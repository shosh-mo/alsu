==> flow/design.v <==
module ALSU ( A , B , opcode , cin , serial_in , direction, 
red_op_A , red_op_B , bypass_A , bypass_B , clk , rst , 
out , leds );
  parameter INPUT_PRIORITY = "A";
  parameter FULL_ADDER = "ON";
  input [2:0] A , B , opcode;
  input cin , serial_in , direction , red_op_A , red_op_B , bypass_A , bypass_B , clk , rst ;
  output [5:0] out;
  output [15:0] leds;
  reg [15:0] leds_reg = 16'h00;
  reg [2:0] A_reg , B_reg , op_reg;
  reg cin_reg , serial_in_reg , direction_reg , red_op_A_reg , red_op_B_reg , bypass_A_reg , bypass_B_reg;
  reg [5:0] out_reg;
  reg [5:0] y;
  reg flag_red_A=0;
  reg flag_bypass_A=0;
  reg flag_red_B=0;
  reg flag_bypass_B=0;
  assign out = out_reg;
  assign leds = leds_reg;
always @ ( posedge clk , posedge rst ) begin
  if(rst) begin
    A_reg <= 0;
    B_reg <= 0;
    op_reg <=0;
    cin_reg <=0; 
    serial_in_reg <=0;
    direction_reg <=0;
    red_op_A_reg <=0;
    red_op_B_reg <=0;
    bypass_A_reg <=0;
    bypass_B_reg <=0;
    out_reg <= 0 ;  
  end
  else begin
    A_reg <= A;
    B_reg <= B;
    op_reg <= opcode;
    cin_reg <= cin; 
    serial_in_reg <= serial_in;
    direction_reg <= direction;
    red_op_A_reg <= red_op_A;
    red_op_B_reg <= red_op_B;
    bypass_A_reg <= bypass_A;
    bypass_B_reg <= bypass_B;
    out_reg <= y;  
  if ((opcode == 6) | (opcode ==7)|((red_op_A | red_op_B)==1) && ( (op_reg !=0) & (op_reg !=1) )) begin
         leds_reg <= ~leds_reg;
      if( bypass_A )
         out_reg <= A_reg;
      else if(bypass_B)
         out_reg <= B_reg;
      else
         out_reg <= 6'b000000;
    end
  end
end
always @(*) begin
  if(INPUT_PRIORITY == "A") begin
    if((red_op_A_reg ==1) && (red_op_B_reg ==1))
     flag_red_A = 1;
    if( (bypass_A_reg == 1) && (bypass_B_reg ==1))
     flag_bypass_A = 1;
  end 
  else if (INPUT_PRIORITY == "B") begin
    if((red_op_A_reg ==1) && (red_op_B_reg ==1))
      flag_red_B = 1;
    if( (bypass_A_reg == 1) && (bypass_B_reg ==1))
      flag_bypass_B = 1;
  end    
  if (flag_bypass_A ==1)   
    y = A_reg;
  else if(flag_bypass_B ==1)   
    y = B_reg;
  else if(bypass_A_reg == 1)
    y = A_reg;
   else if( bypass_B_reg == 1 )
    y = B_reg;
  else begin
  case (op_reg) 
    0: begin 
        if(flag_red_A)   
          y = &A;
        else if(flag_red_B)   
          y = &B;
        else if(red_op_A_reg)   
          y = &A;
        else if(red_op_B_reg)   
          y = &B;
        else if ( (red_op_A_reg ==0) && (red_op_B_reg ==0))
          y = A_reg & B_reg; 
       end
    1: begin 
        if(flag_red_A)   
           y = ^A;
        else if(flag_red_B)   
           y = ^B;
        else if(red_op_A_reg)  
           y = ^A;
        else if(red_op_B_reg)   
           y = ^B;
        else if ( (red_op_A_reg ==0) && (red_op_B_reg ==0))
           y = A_reg ^ B_reg;
       end
    2: begin
        if(FULL_ADDER == "ON")
          y = A_reg + B_reg + cin_reg;
        else if (FULL_ADDER == "OFF")
          y = A_reg + B_reg;
       end
    3: y = A_reg * B_reg;
    4: begin   
       if (direction_reg)
         y = {y[4:0] , serial_in_reg};
       else
         y = {serial_in_reg , y[5:1]};
       end
    5: begin
        if (direction_reg)
          y = {y[4:0] , y[5]} ;
        else
          y = {y[0] , y[5:1]} ;
        end 
  endcase
  end
end
endmodule
---- From RTL to reports: ALSU ----
Tool output for the design above, in the order of the flow.
Lines are those of the file above, counted from 1.
Library cell names are shortened.
A cell with - has no value.
design
  top ..................................... ALSU
  clock ................................... clk
  standard-cell library ................... sky130hd
  timing corner ........................... tt_025C_1v80

---- Word-level counts ----
Source: Yosys, flattened and elaborated, memories not mapped. Widths are those after wreduce. Registers that Yosys merges into a memory's read port (data or address) are not register bits. Print and check cells do not count. Equal cells are merged and count once.
storage and ports
  ROM bits ................................ 0
  output and inout bits ................... 22
  bits in writable memories ............... 0
  flip-flop bits (word level) ............. 28
  word width x clocked read ports ......... 0
  bits in latches ......................... 0
  memories ................................ 0
operators by class
  multiplexer cells ....................... 3
  multiply operators ...................... 0
  shift operators ......................... 0
  divide/modulo/power cells ............... 0
  reduce/logical cells .................... 3
  equal/unequal tests ..................... 4
  bitwise gates (word level) .............. 6
  add/subtract/negate cells ............... 0
  order comparisons ....................... 0
operator list
  kind                                    number
  inverter 16 bit                         1
  two-way mux 3 bit                       3
  == test 3 bit with constant B           2
  bitwise OR 1 bit                        3
  != test 3 x 1 -> 1 bit with constant B  1
  nonzero test 3 bit                      1
  AND reduction 2 bit                     1
  == test 1 bit with constant B           1
  AND 1 bit                               1
  logical AND 1 bit                       1
  inverter 1 bit                          1

---- Depth ----
Depth = most cells in a row (Yosys ltp): at word level without a register or memory, in the mapped netlist without a sequential cell, where the memories' decode and read muxes count.
depth
  depth after elaboration ................. 5
  ABC_AREA ................................ 0
  gate-level depth with buffers ........... 3

---- Synthesis result ----
The flow's flattened synthesis, as Yosys stat reports it; memories are mapped. The netlist is that of the ABC_AREA named above (0 if unset); the other value can give another one.
Totals and module areas in this step are rounded.
cell types
  cell      number
  edfxtp_1  16
  dfrtp_1   11
  inv_1     20
  mux2i_1   3
  buf_4     3
  a211oi_2  1
  nand2_1   3
  nor3_2    1
  nor3_1    1
  conb_1    1
  nor2_1    1
synthesis totals
  cells in the netlist .................... 61
  flip-flop cells ......................... 27
  mapped area ............................. 929.6 um^2

---- Worst setup path after synthesis ----
OpenSTA on the mapped netlist: ideal clock, no wires. The path of least setup slack (recovery checks aside). Input and output delay are each 20% of the period. Register names are those of the netlist, which keeps one name where synthesis merged equal registers.
timing after synthesis
  kind .................................... input to register
  start point ............................. input port opcode[2]
  end point ............................... register leds_reg[0]
  slack ................................... 0.061 ns
  driving pins on the path ................ 2
  setup time .............................. 0.409 ns
  path buffers ............................ 0
  period .................................. 2.14 ns
  arrival time ............................ 1.670 ns
  delay of the path ....................... 1.651 ns
  external input delay .................... 0.428 ns
  synthesis period reached ................ 2.079 ns
"delay of the path" = arrival - input delay + setup time.
"driving pins on the path" counts driving pins, that of a launching flip-flop among them; a cell with two outputs on the path counts twice.
"synthesis period reached" = period - worst setup slack (recovery checks aside). The figure is calculated, with input and output delays left at 20% of the set period.
The rows between start and end are the longest chain of elaborated cells between them; the timing report does not say that the signal goes this way. Where chains are equally long, one stands for them.
A line is the first line of the expression or statement that the cell stems from. Yosys adds cells for indexed reads and writes and turns some case tables into memories.
on the way, after synthesis
  path through ............................ a211oi_2 -> nor3_1
  length of the longest elaborated chain .. 5
  elaborated cells on any way between the ends .. 6
RTL lines, path after synthesis
  what                 RTL line  text
  start: declaration   6         input [2:0] A , B , opcode;
  == test 3 bit        47        if ((opcode == 6) | (opcode ==7)|((red_op_A | red_op_B)==1) && ( (op_reg !=0) & (op_reg !=1) )) begin
  bitwise OR 1 bit x2  47
  logical AND 1 bit    47
  AND reduction 2 bit  -
  end: assignment      48        leds_reg <= ~leds_reg;
  end: declaration     10        reg [15:0] leds_reg = 16'h00;

---- Worst path after layout ----
From the final timing report of run 1: the path of least setup slack in the routed layout; clock arrival at registers is part of the times.
timing after layout
  kind .................................... register to output
  start point ............................. register leds_reg[11]
  end point ............................... output port leds[11]
  period .................................. 2.07 ns
  arrival time ............................ 1.29 ns
  path buffers ............................ 1
  output delay ............................ 0.41 ns
  slack ................................... 0.37 ns
  driving pins on the path ................ 2
on the way, after layout
  path through ............................ edfxtp_1 -> clkdlybuf4s50_1
  length of the longest elaborated chain .. 0
  elaborated cells on any way between the ends .. 0
RTL lines, path after layout
  what                RTL line  text
  start: declaration  10        reg [15:0] leds_reg = 16'h00;
  start: assignment   48        leds_reg <= ~leds_reg;
  end: declaration    9         output [15:0] leds;

Lab notebook: ALSU

Below are 2 stored runs of the flow (Yosys, OpenROAD; platform sky130hd) on ALSU, each with its settings and what was measured, unordered. Constraints: input delay and output delay 20% of the set period each, output load 0.01 pF.
By "achieved clock period" is meant the clock period of the run minus its worst setup slack. This is arithmetic on one report: input and output delays are still those of the set period (20% each).
By "total power of the final layout" is meant OpenSTA's value without simulated activity: inputs other than the clock are taken to toggle once in ten clock periods, and the tool carries that through the logic.
The measured numbers are rounded.

---- run 1 ----
settings
  period_ns = 2.07
  CORE_UTILIZATION = 48
  PLACE_DENSITY_LB_ADDON = 0.17
  CORE_ASPECT_RATIO = 0.75
  CELL_PAD_IN_SITES_DETAIL_PLACEMENT = 1
  GPL_TIMING_DRIVEN = 1
  CTS_CLUSTER_SIZE = 35
  SLEW_MARGIN = 15
  MIN_ROUTING_LAYER = met1
  CAP_MARGIN = 20
  CORE_MARGIN = 2
results
  chip area after synthesis (Yosys) ....... 929.6 um^2
  die size ................................ 2,308 um^2
  utilization after layout ................ 73.7 %
  lowest setup slack ...................... 0.370 ns
  total power of the final layout ......... 0.9724 mW
  achieved clock period ................... 1.700 ns

---- run 2 ----
settings
  period_ns = 3.61
  CAP_MARGIN = 20
  CORE_MARGIN = 2
  CORE_UTILIZATION = 40
  SLEW_MARGIN = 20
results
  chip area after synthesis (Yosys) ....... 929.6 um^2
  die size ................................ 2,726 um^2
  utilization after layout ................ 59.2 %
  lowest setup slack ...................... 1.661 ns
  total power of the final layout ......... 0.5407 mW
  achieved clock period ................... 1.949 ns
